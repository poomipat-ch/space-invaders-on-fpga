==> flow/design.v <==
`timescale 1ns / 1ps
module vga_testing(
    input CLK_I,
    output VGA_HS_O,
    output VGA_VS_O,
    output VGA_RED_O,
    output VGA_GREEN_O,
    output VGA_BLUE_O,
	 output [11:0] X,
	 output [11:0] Y,
	 input R,
	 input G,
	 input B
    );
reg [11:0]X;
reg [11:0]Y;
integer FRAME_WIDTH = 400;
integer FRAME_HEIGHT = 600;
integer H_FP = 20;
integer H_PW = 64;
integer H_MAX = 528;
integer V_FP = 1;
integer V_PW = 4;
integer V_MAX = 628;
localparam  H_POL = 1;
localparam  V_POL = 1;
reg pxl_clk;
reg active;
reg [11:0] h_cntr_reg = 0;
reg [11:0] v_cntr_reg = 0;
reg h_sync_reg = ~H_POL;
reg v_sync_reg = ~V_POL;
reg vga_red_reg = 0;
reg vga_green_reg = 0;
reg vga_blue_reg = 0;
always @(posedge CLK_I)
begin
	if (h_cntr_reg == (H_MAX - 1))
		h_cntr_reg <= 0;
	else
		h_cntr_reg <= h_cntr_reg + 1;
end
always @(posedge CLK_I)
begin
	if ((h_cntr_reg == (H_MAX - 1)) && (v_cntr_reg == (V_MAX - 1)))
		v_cntr_reg <= 0;
	else if (h_cntr_reg == (H_MAX - 1))
		v_cntr_reg <= v_cntr_reg + 1;
end
always @(posedge CLK_I)
begin
if ((h_cntr_reg >= (H_FP + FRAME_WIDTH - 1)) && (h_cntr_reg < (H_FP + FRAME_WIDTH + H_PW - 1)))
		h_sync_reg <= H_POL;
else
	h_sync_reg <= ~H_POL;
end
always @(posedge CLK_I)
begin
if ((v_cntr_reg >= (V_FP + FRAME_HEIGHT - 1)) && (v_cntr_reg < (V_FP + FRAME_HEIGHT + V_PW - 1)))
	v_sync_reg <= V_POL;
else
	v_sync_reg <= ~V_POL;
end
always @(posedge CLK_I)
begin
if (h_cntr_reg < FRAME_WIDTH && v_cntr_reg < FRAME_HEIGHT)
begin
 X <= h_cntr_reg;
 Y <= v_cntr_reg;
 vga_red_reg <= R;
 vga_green_reg <= G;
 vga_blue_reg <= B;
 end
else
begin
 vga_red_reg <= 0;
 vga_green_reg <= 0;
 vga_blue_reg <= 0;
end
end
 assign VGA_HS_O = h_sync_reg;
 assign VGA_VS_O = v_sync_reg;
 assign VGA_RED_O = vga_red_reg;
 assign VGA_GREEN_O = vga_green_reg;
 assign VGA_BLUE_O = vga_blue_reg;
endmodule
**Step by step through the tools: vga_testing**

Tool output for the design above, in the order of the flow.
Lines are those of the file above, counted from 1.
Cell names lack the library's common part.
A cell with n/a has no value.

- Design top: vga_testing
- Clock input: CLK_I
- Cell library: sky130hd
- Timing corner: tt_025C_1v80

**Elaborated design**

Yosys after proc, flatten, opt, wreduce and memory -nomap, before mapping. Enables and synchronous resets that opt folds into registers are not counted as muxes. Memory bits, and registers merged into a memory's read port (data or address), are not among the register bits. Print and check cells are not counted. Equal cells are merged and count once.

- Register bits after elaboration: 53
- Input bits: 4
- Output and inout port bits: 29
- Cells after elaboration: 25

- $add $sub $neg: 2
- $lt $le $gt $ge: 6
- Equal/unequal tests: 2
- Muxes and demuxes: 2
- Reductions and logical operators: 4

Operator list:

| operator | count |
|---|---|
| 12-bit by 1-bit adder with 12-bit output (second input constant) | 2 |
| 12-bit by 10-bit < comparator with 1-bit output (second input constant) | 2 |
| 12-bit by 10-bit equality test with 1-bit output (second input constant) | 2 |
| 12-bit by 9-bit < comparator with 1-bit output (second input constant) | 2 |
| 12-bit by 10-bit greater-or-equal comparator with 1-bit output (second input constant) | 1 |
| 12-bit by 9-bit greater-or-equal comparator with 1-bit output (second input constant) | 1 |
| 1-bit logical AND | 4 |
| 1-bit two-way mux | 2 |

**Longest topological paths**

Yosys ltp: most cells in a row. Word level: on the elaborated netlist, between registers, memories and ports. Mapped: between sequential cells and ports; inverters and the memories' decode and read muxes count.

- Depth after elaboration: 3
- ABC_AREA: 0
- Mapped depth: 6

**Mapped cells and area**

The flow's flattened synthesis, as Yosys stat reports it; memories are mapped. The netlist is that of the ABC_AREA named above (0 if unset); the other value can give another one.
Totals and module areas in this step are rounded.

- Cell count: 173
- Chip area (Yosys): 2,000 um^2
- Mapped flip-flops: 53
- Buffer cells: 5

Cells by type:

| cell | count | area in all (um^2) |
|---|---|---|
| edfxtp_1 | 24 | 720.691 |
| dfxtp_1 | 29 | 580.557 |
| nand3_1 | 15 | 75.072 |
| xor2_1 | 8 | 70.067 |
| nand2_1 | 13 | 48.797 |
| and2_1 | 6 | 37.536 |
| ha_1 | 3 | 37.536 |
| inv_1 | 10 | 37.536 |
| a21oi_1 | 7 | 35.034 |
| nand4_1 | 5 | 31.28 |
| o22ai_1 | 5 | 31.28 |
| o21ai_0 | 6 | 30.029 |
| nor4_1 | 4 | 25.024 |
| nor2_1 | 6 | 22.522 |
| or4bb_1 | 2 | 22.522 |
| nor3_1 | 4 | 20.019 |
| and3_1 | 3 | 18.768 |
| or3_1 | 3 | 18.768 |

Not listed: further types 15, cells in them 20.

**Path before layout**

Path of least setup slack by OpenSTA after synthesis, without wires, with an ideal clock, recovery checks aside; 20% of the period is set as input and as output delay. Where synthesis merged equal registers, the netlist keeps one of their names.

- Path type: register to register
- Start: reg h_cntr_reg[9]
- End: reg X[0]
- Period: 3.64 ns
- Library setup time: 0.472 ns
- Arrival: 3.284 ns
- Data required time: 3.168 ns
- Slack: -0.116 ns
- Delay of the path: 3.756 ns
- Driving pins on the path: 3
- Period reached after synthesis: 3.756 ns

"delay of the path" is the arrival time less input delay plus setup time.
"driving pins on the path": output pins that drive a net of the path, with the launching flip-flop's if there is one; two outputs of one cell count as two.
"period reached after synthesis" = period - worst setup slack (recovery checks aside). The figure is calculated, with input and output delays left at 20% of the set period.
Between the ends stands the longest chain of elaborated cells between them, by number of cells; it is not shown to be the way that was timed. Of several equally long chains one is given.
Each line given opens the expression or statement behind the cell; cells for indexed reads and writes are added by Yosys, which also makes memories of some case tables.

- Path through: dfxtp_1 or3_1 nor4_1
- Cells in the longest elaborated chain: 2
- Elaborated cells between the ends (all ways): 2

Ends and longest elaborated chain, after synthesis:

| item | RTL line | text |
|---|---|---|
| from (decl) | 29 | `reg [11:0] h_cntr_reg = 0;` |
| from (assign) | 39 | `h_cntr_reg <= 0;` |
| from (assign) | 41 | `h_cntr_reg <= h_cntr_reg + 1;` |
| 12-bit by 9-bit < comparator with 1-bit output | 66 | `if (h_cntr_reg < FRAME_WIDTH && v_cntr_reg < FRAME_HEIGHT)` |
| 1-bit logical AND | 66 |  |
| to (assign) | 68 | `X <= h_cntr_reg;` |
| to (decl) | 9 | `output [11:0] X,` |

**Worst path after layout**

Path of least setup slack in the final report of entry A (OpenROAD, finished layout, wires in). Where an end is a register, its clock arrival counts in the times.

- Path type: register to register
- Start: reg v_cntr_reg[9]
- End: reg vga_green_reg
- Period: 4.83 ns
- Library setup time: 0.09 ns
- Arrival: 2.52 ns
- Data required time: 5.08 ns
- Slack: 2.55 ns
- Driving pins on the path: 6

Between the ends stands the longest chain of elaborated cells between them, by number of cells; it is not shown to be the way that was timed. Of several equally long chains one is given.

- Path through: dfxtp_1 or4bb_1 nor4_1 nor4_4 buf_4 and2_1
- Cells in the longest elaborated chain: 2
- Elaborated cells between the ends (all ways): 2

Ends and longest elaborated chain, post-layout:

| item | RTL line | text |
|---|---|---|
| from (decl) | 30 | `reg [11:0] v_cntr_reg = 0;` |
| from (assign) | 46 | `v_cntr_reg <= 0;` |
| from (assign) | 48 | `v_cntr_reg <= v_cntr_reg + 1;` |
| 12-bit by 10-bit < comparator with 1-bit output | 66 | `if (h_cntr_reg < FRAME_WIDTH && v_cntr_reg < FRAME_HEIGHT)` |
| 1-bit logical AND | 66 |  |
| to (assign) | 71 | `vga_green_reg <= G;` |
| to (assign) | 77 | `vga_green_reg <= 0;` |
| to (decl) | 34 | `reg vga_green_reg = 0;` |

Add stored flow runs of vga_testing

Below are 2 stored runs of the flow (Yosys, OpenROAD; platform sky130hd) on vga_testing, each with its settings and what was measured, unordered. Constraints: input delay and output delay 20% of the set period each, output load 0.01 pF.
"reached clock period": clock period set for the run, less the worst setup slack. It is reckoned from that one timing run; input and output delays stay at 20% of the period that was set.
"allowed time less slack (worst setup path)" is the time allowed to the run's worst setup path (the clock period less input and output delay, where it has them) less its slack. Clock arrival times count: a late capture clock shortens it, a late launch clock lengthens it.
"total power of the final layout" rests on the timing tool's default activity at the inputs, not on a simulated workload.
The measured numbers are rounded.
A setting shown as - is not set for that run.

| item | entry A | entry B |
|---|---|---|
| period_ns | 4.83 | 4.26 |
| CORE_UTILIZATION | 64 | 45 |
| CORE_MARGIN | 7 | 2 |
| TNS_END_PERCENT | 85 | - |
| CAP_MARGIN | 25 | 20 |
| MAX_ROUTING_LAYER | met4 | - |
| SLEW_MARGIN | 20 | 20 |
| setup slack of the worst path (ns) | 2.6 | 2.0 |
| allowed time less slack (worst setup path) (ns) | 2.28 | 2.27 |
| critical path type | register to register | register to register |
| final worst hold slack (ns) | 0.47 | 0.46 |
| area inside the die boundary (um^2) | 4,900 | 5,000 |
| post-layout utilization | 0.81 | 0.57 |
| post-synthesis cell area (um^2) | 2,000 | 2,000 |
| standard-cell area after layout (um^2) | 2,400 | 2,500 |
| total power of the final layout (mW) | 0.66 | 0.80 |
| total negative slack on setup checks (ns) | 0.000 | 0.000 |
| reached clock period (ns) | 2.278 | 2.272 |
